==> flow/design.v <==
module STP(
    input CLK, RST, fir_valid, 
    input signed [15:0] fir_d,
    output reg stp_valid,
    output reg signed [31:0] in_d0, in_d1, in_d2, in_d3, in_d4, in_d5, in_d6, in_d7,
    output reg signed [31:0] in_d8, in_d9, in_d10, in_d11, in_d12, in_d13, in_d14, in_d15
);
    reg [3:0] cnt;
    reg signed [31:0]  buf_data [0:15];  
    always @(posedge CLK or posedge RST) begin
        if (RST)
            cnt <= 0;
        else if (!fir_valid)      
            cnt <= 0;
        else 
            cnt <= cnt + 1;
    end
    always @(posedge CLK or posedge RST) begin
        if (RST) 
            stp_valid <= 0;
        else if (fir_valid && cnt == 15) 
            stp_valid <= 1;
        else 
            stp_valid <= 0;
    end
    always @(posedge CLK) begin
        if (fir_valid)
            buf_data[cnt] <= {{16{fir_d[15]}},fir_d}; 
    end
    always @(posedge CLK or posedge RST) begin
        if (RST) begin
            in_d0  <= 0;  in_d1  <= 0;
            in_d2  <= 0;  in_d3  <= 0;
            in_d4  <= 0;  in_d5  <= 0;
            in_d6  <= 0;  in_d7  <= 0;
            in_d8  <= 0;  in_d9  <= 0;
            in_d10 <= 0;  in_d11 <= 0;
            in_d12 <= 0;  in_d13 <= 0;
            in_d14 <= 0;  in_d15 <= 0;
        end else if (fir_valid && cnt == 15) begin
            in_d0  <= buf_data[0];  in_d1  <= buf_data[1];
            in_d2  <= buf_data[2];  in_d3  <= buf_data[3];
            in_d4  <= buf_data[4];  in_d5  <= buf_data[5];
            in_d6  <= buf_data[6];  in_d7  <= buf_data[7];
            in_d8  <= buf_data[8];  in_d9  <= buf_data[9];
            in_d10 <= buf_data[10]; in_d11 <= buf_data[11];
            in_d12 <= buf_data[12]; in_d13 <= buf_data[13];
            in_d14 <= buf_data[14]; in_d15 <= {{16{fir_d[15]}},fir_d};  
        end
    end
endmodule
[Tool chain data of STP]
The steps from the RTL of STP to its reports follow in flow order.
Line numbers count from 1 in the design file above.
Operators: Yosys type, input widths -> output width; for muxes data width and select width s.
Library cell names are shortened.
Not given: --
Design
  top module: STP
  clock: CLK
  standard-cell library: sky130hd
  corner: tt_025C_1v80

[After elaboration]
Source: Yosys, flattened and elaborated, memories not mapped. Widths are those after wreduce; folded enables and synchronous resets count as part of the registers. Registers that Yosys merges into a memory's read port (data or address) are not register bits. Print and check cells do not count. Equal cells are merged and count once.
Yosys's memory passes give these memory sizes; they may raise the number of words (mostly to a power of two), join words into wider ones and drop unused or constant bits.
Storage and ports
  bits in registers: 21
  memory bits (writable): 512
  memory cells: 1
  input bits: 19
  output and inout bits: 513
  elaborated cells: 12
Memories
  buf_data: depth 16, bits a word 32, line 9  | reg signed [31:0]  buf_data [0:15];
Cells by class
  $add $sub $neg: 1
  equality and inequality tests: 1
  mux-type cells: 5
  reductions and logical operators: 1
Operators with widths (number)
  $mux 32: 1
  $mux 4: 2
  $add 4x1->4 const B: 1
  $eq 4x4->1 const B: 1
  $mux 1: 2
  $logic_and 1x1->1: 1

[Logic depth]
Depth = most cells in a row (Yosys ltp): at word level without a register or memory, in the mapped netlist without a sequential cell, where the memories' decode and read muxes count.
Depth
  depth in word-level cells: 3
  ABC_AREA: 0
  mapped depth: 5
  mapped depth without buffers: 4

[Netlist]
Source: synth_stat.txt of the flow (Yosys; design flattened, memories mapped). It holds for the ABC_AREA given above (unset counts as 0); a run with the other value may have another netlist.
Synthesis totals
  cells in the netlist: 1083
  synthesis area: 19917.9 sq um
  sequential area: 13738.2 sq um
  flip-flop cells: 501
  buffers: 287
Cells by type
  edfxtp_1: number 240, total area 7.21E+03 sq um
  dfrtp_1: number 261, total area 6.53E+03 sq um
  mux2_4: number 220, total area 3.3E+03 sq um
  buf_4: number 256, total area 1.92E+03 sq um
  mux2_2: number 27, total area 304.042 sq um
  buf_6: number 26, total area 292.781 sq um
  mux2_1: number 9, total area 101.347 sq um
  ha_1: number 4, total area 50.048 sq um
  nor2_1: number 11, total area 41.29 sq um
  buf_2: number 5, total area 25.024 sq um
  nand2_1: number 6, total area 22.522 sq um
  nand4_4: number 1, total area 21.27 sq um
  nor3_1: number 4, total area 20.019 sq um
  nand2b_1: number 3, total area 18.768 sq um
  inv_1: number 4, total area 15.014 sq um
  and2_1: number 2, total area 12.512 sq um
  mux2i_1: number 1, total area 10.01 sq um
  xor2_1: number 1, total area 8.758 sq um
Not listed: further types 2, cells in them 2.

[Timing after synthesis]
Source: OpenSTA report_checks on the synthesized netlist (no wires, ideal clock, input and output delay 20% of the period each), path of least setup slack; recovery checks are left aside. Register names are those of the netlist, which keeps one name where synthesis merged equal registers.
Timing path post-synthesis
  kind: input to register
  start point: in fir_valid
  end point: mem buf_data[2][0]
  period: 3.1 ns
  input delay: 0.620 ns
  library setup time: 0.409 ns
  launch time at the first pin: 0.620 ns
  arrival: 2.048 ns
  required time: 2.691 ns
  setup slack: 0.643 ns
  delay of the path: 1.837 ns
  driving pins on the path: 3
  path buffers: 1
  synthesis period reached: 2.457 ns
"delay of the path" is the arrival time less input delay plus setup time.
"driving pins on the path": output pins that drive a net of the path, with the launching flip-flop's if there is one; two outputs of one cell count as two.
"synthesis period reached" is the clock period less the worst setup slack; recovery checks do not enter. This is arithmetic on one report: input and output delays are still those of the set period (20% each).
Between the ends stands the longest chain of elaborated cells between them, by number of cells; it is not shown to be the way that was timed. Of several equally long chains one is given.
A line is the first line of the expression or statement that the cell stems from. Yosys adds cells for indexed reads and writes and turns some case tables into memories.
Only ways into the end's enable, where the timed path ends, are counted here.
Between the ends, post-synthesis
  cells stage by stage: buf_2 -> nand2_1 -> nor3_1
  cells in the longest elaborated chain: 1
  elaborated cells on any way between the ends: 2
  source lines of those cells: 1
  classes of those cells: mux: 2
RTL lines, path post-synthesis
  from (decl): line 2  | input CLK, RST, fir_valid,
  $mux 4: line 27  | if (fir_valid)
  to (decl): line 9  | reg signed [31:0]  buf_data [0:15];

[Path in the finished layout]
From the final timing report of run A: the path of least setup slack in the routed layout; clock arrival at registers is part of the times.
Timing path post-layout
  kind: register to output
  start point: reg (no name shown)
  end point: out in_d14[30]
  period: 4.19 ns
  output delay: 0.84 ns
  launch time at the first pin: 0.62 ns
  arrival: 2.13 ns
  required time: 3.35 ns
  setup slack: 1.22 ns
  driving pins on the path: 2
  path buffers: 1
Between the ends, post-layout
  cells stage by stage: dfrtp_1 -> clkdlybuf4s50_1
RTL lines, path post-layout
  to (decl): line 6  | output reg signed [31:0] in_d8, in_d9, in_d10, in_d11, in_d12, in_d13, in_d14, in_d15
No chain of elaborated cells between the ends is given.

Add stored flow runs of STP

Module STP, platform sky130hd: 2 stored runs of the flow (Yosys, OpenROAD) with differing settings, in no particular order. Input and output delays are each 20% of the period that was set; the output load is 0.01 pF.
"achieved clock period" means the clock period less the worst setup slack. The figure is calculated, with input and output delays left at 20% of the set period.
"worst setup path time": the worst setup path's part of the clock period (all of it between registers, 20% less for each end at a port) less its slack. A launch clock that arrives late makes it longer, a capture clock that arrives late makes it shorter.
By "power" is meant OpenSTA's value without simulated activity: inputs other than the clock are taken to toggle once in ten clock periods, and the tool carries that through the logic.

Run A
==> flow/run.sh <==
#!/bin/bash
# the make line also repeats the synthesis and layout settings of config.mk as NAME=value (left out here)
make -C /OpenROAD-flow-scripts/flow DESIGN_CONFIG=/design/flow/config.mk WORK_HOME=/design/flow/orfs CLKGATE_MAP_FILE= finish
==> flow/config.mk <==
export PLATFORM = sky130hd
export DESIGN_NAME = STP
export DESIGN_NICKNAME = STP
export VERILOG_FILES = /design/flow/design.v
export SDC_FILE = /design/flow/constraint.sdc
export NUM_CORES = 4
export LEC_CHECK = 0
export ABC_AREA = 0
export CAP_MARGIN = 10
export CELL_PAD_IN_SITES_DETAIL_PLACEMENT = 1
export CORE_ASPECT_RATIO = 1.31
export CORE_MARGIN = 8
export CORE_UTILIZATION = 18
export GPL_TIMING_DRIVEN = 1
export MAX_ROUTING_LAYER = met4
export PLACE_DENSITY = 0.7
export SETUP_SLACK_MARGIN = 0.72
export SLEW_MARGIN = 20
export TNS_END_PERCENT = 75
==> flow/constraint.sdc <==
create_clock -name core_clock -period 4.19 [get_ports {CLK}]
set_input_delay 0.8380 -clock core_clock [delete_from_list [all_inputs] [get_ports {CLK}]]
set_output_delay 0.8380 -clock core_clock [all_outputs]
set_load 0.01 [all_outputs]

==> results of run A <==
chip area after synthesis (Yosys): 19917.9 sq um
die area: 121651.0 sq um
standard-cell area of the final layout: 26893.3 sq um
utilization: 24.5 %
worst setup slack after layout: 1.220 ns
total negative slack: 0.000 ns
power: 10335 uW
achieved clock period: 2.970 ns
worst setup path time: 2.13 ns
worst setup path kind: register to output

Run B
==> flow/run.sh <==
#!/bin/bash
# the make line also repeats the synthesis and layout settings of config.mk as NAME=value (left out here)
make -C /OpenROAD-flow-scripts/flow DESIGN_CONFIG=/design/flow/config.mk WORK_HOME=/design/flow/orfs CLKGATE_MAP_FILE= finish
==> flow/config.mk <==
export PLATFORM = sky130hd
export DESIGN_NAME = STP
export DESIGN_NICKNAME = STP
export VERILOG_FILES = /design/flow/design.v
export SDC_FILE = /design/flow/constraint.sdc
export NUM_CORES = 4
export LEC_CHECK = 0
export CAP_MARGIN = 20
export CORE_MARGIN = 2
export CORE_UTILIZATION = 40
export SLEW_MARGIN = 20
==> flow/constraint.sdc <==
create_clock -name core_clock -period 1.78 [get_ports {CLK}]
set_input_delay 0.3560 -clock core_clock [delete_from_list [all_inputs] [get_ports {CLK}]]
set_output_delay 0.3560 -clock core_clock [all_outputs]
set_load 0.01 [all_outputs]

==> results of run B <==
chip area after synthesis (Yosys): 19917.9 sq um
die area: 51594.9 sq um
standard-cell area of the final layout: 25906.1 sq um
utilization: 52.8 %
worst setup slack after layout: 0.044 ns
total negative slack: 0.000 ns
power: 23934 uW
achieved clock period: 1.736 ns
worst setup path time: 1.38 ns
worst setup path kind: register to output
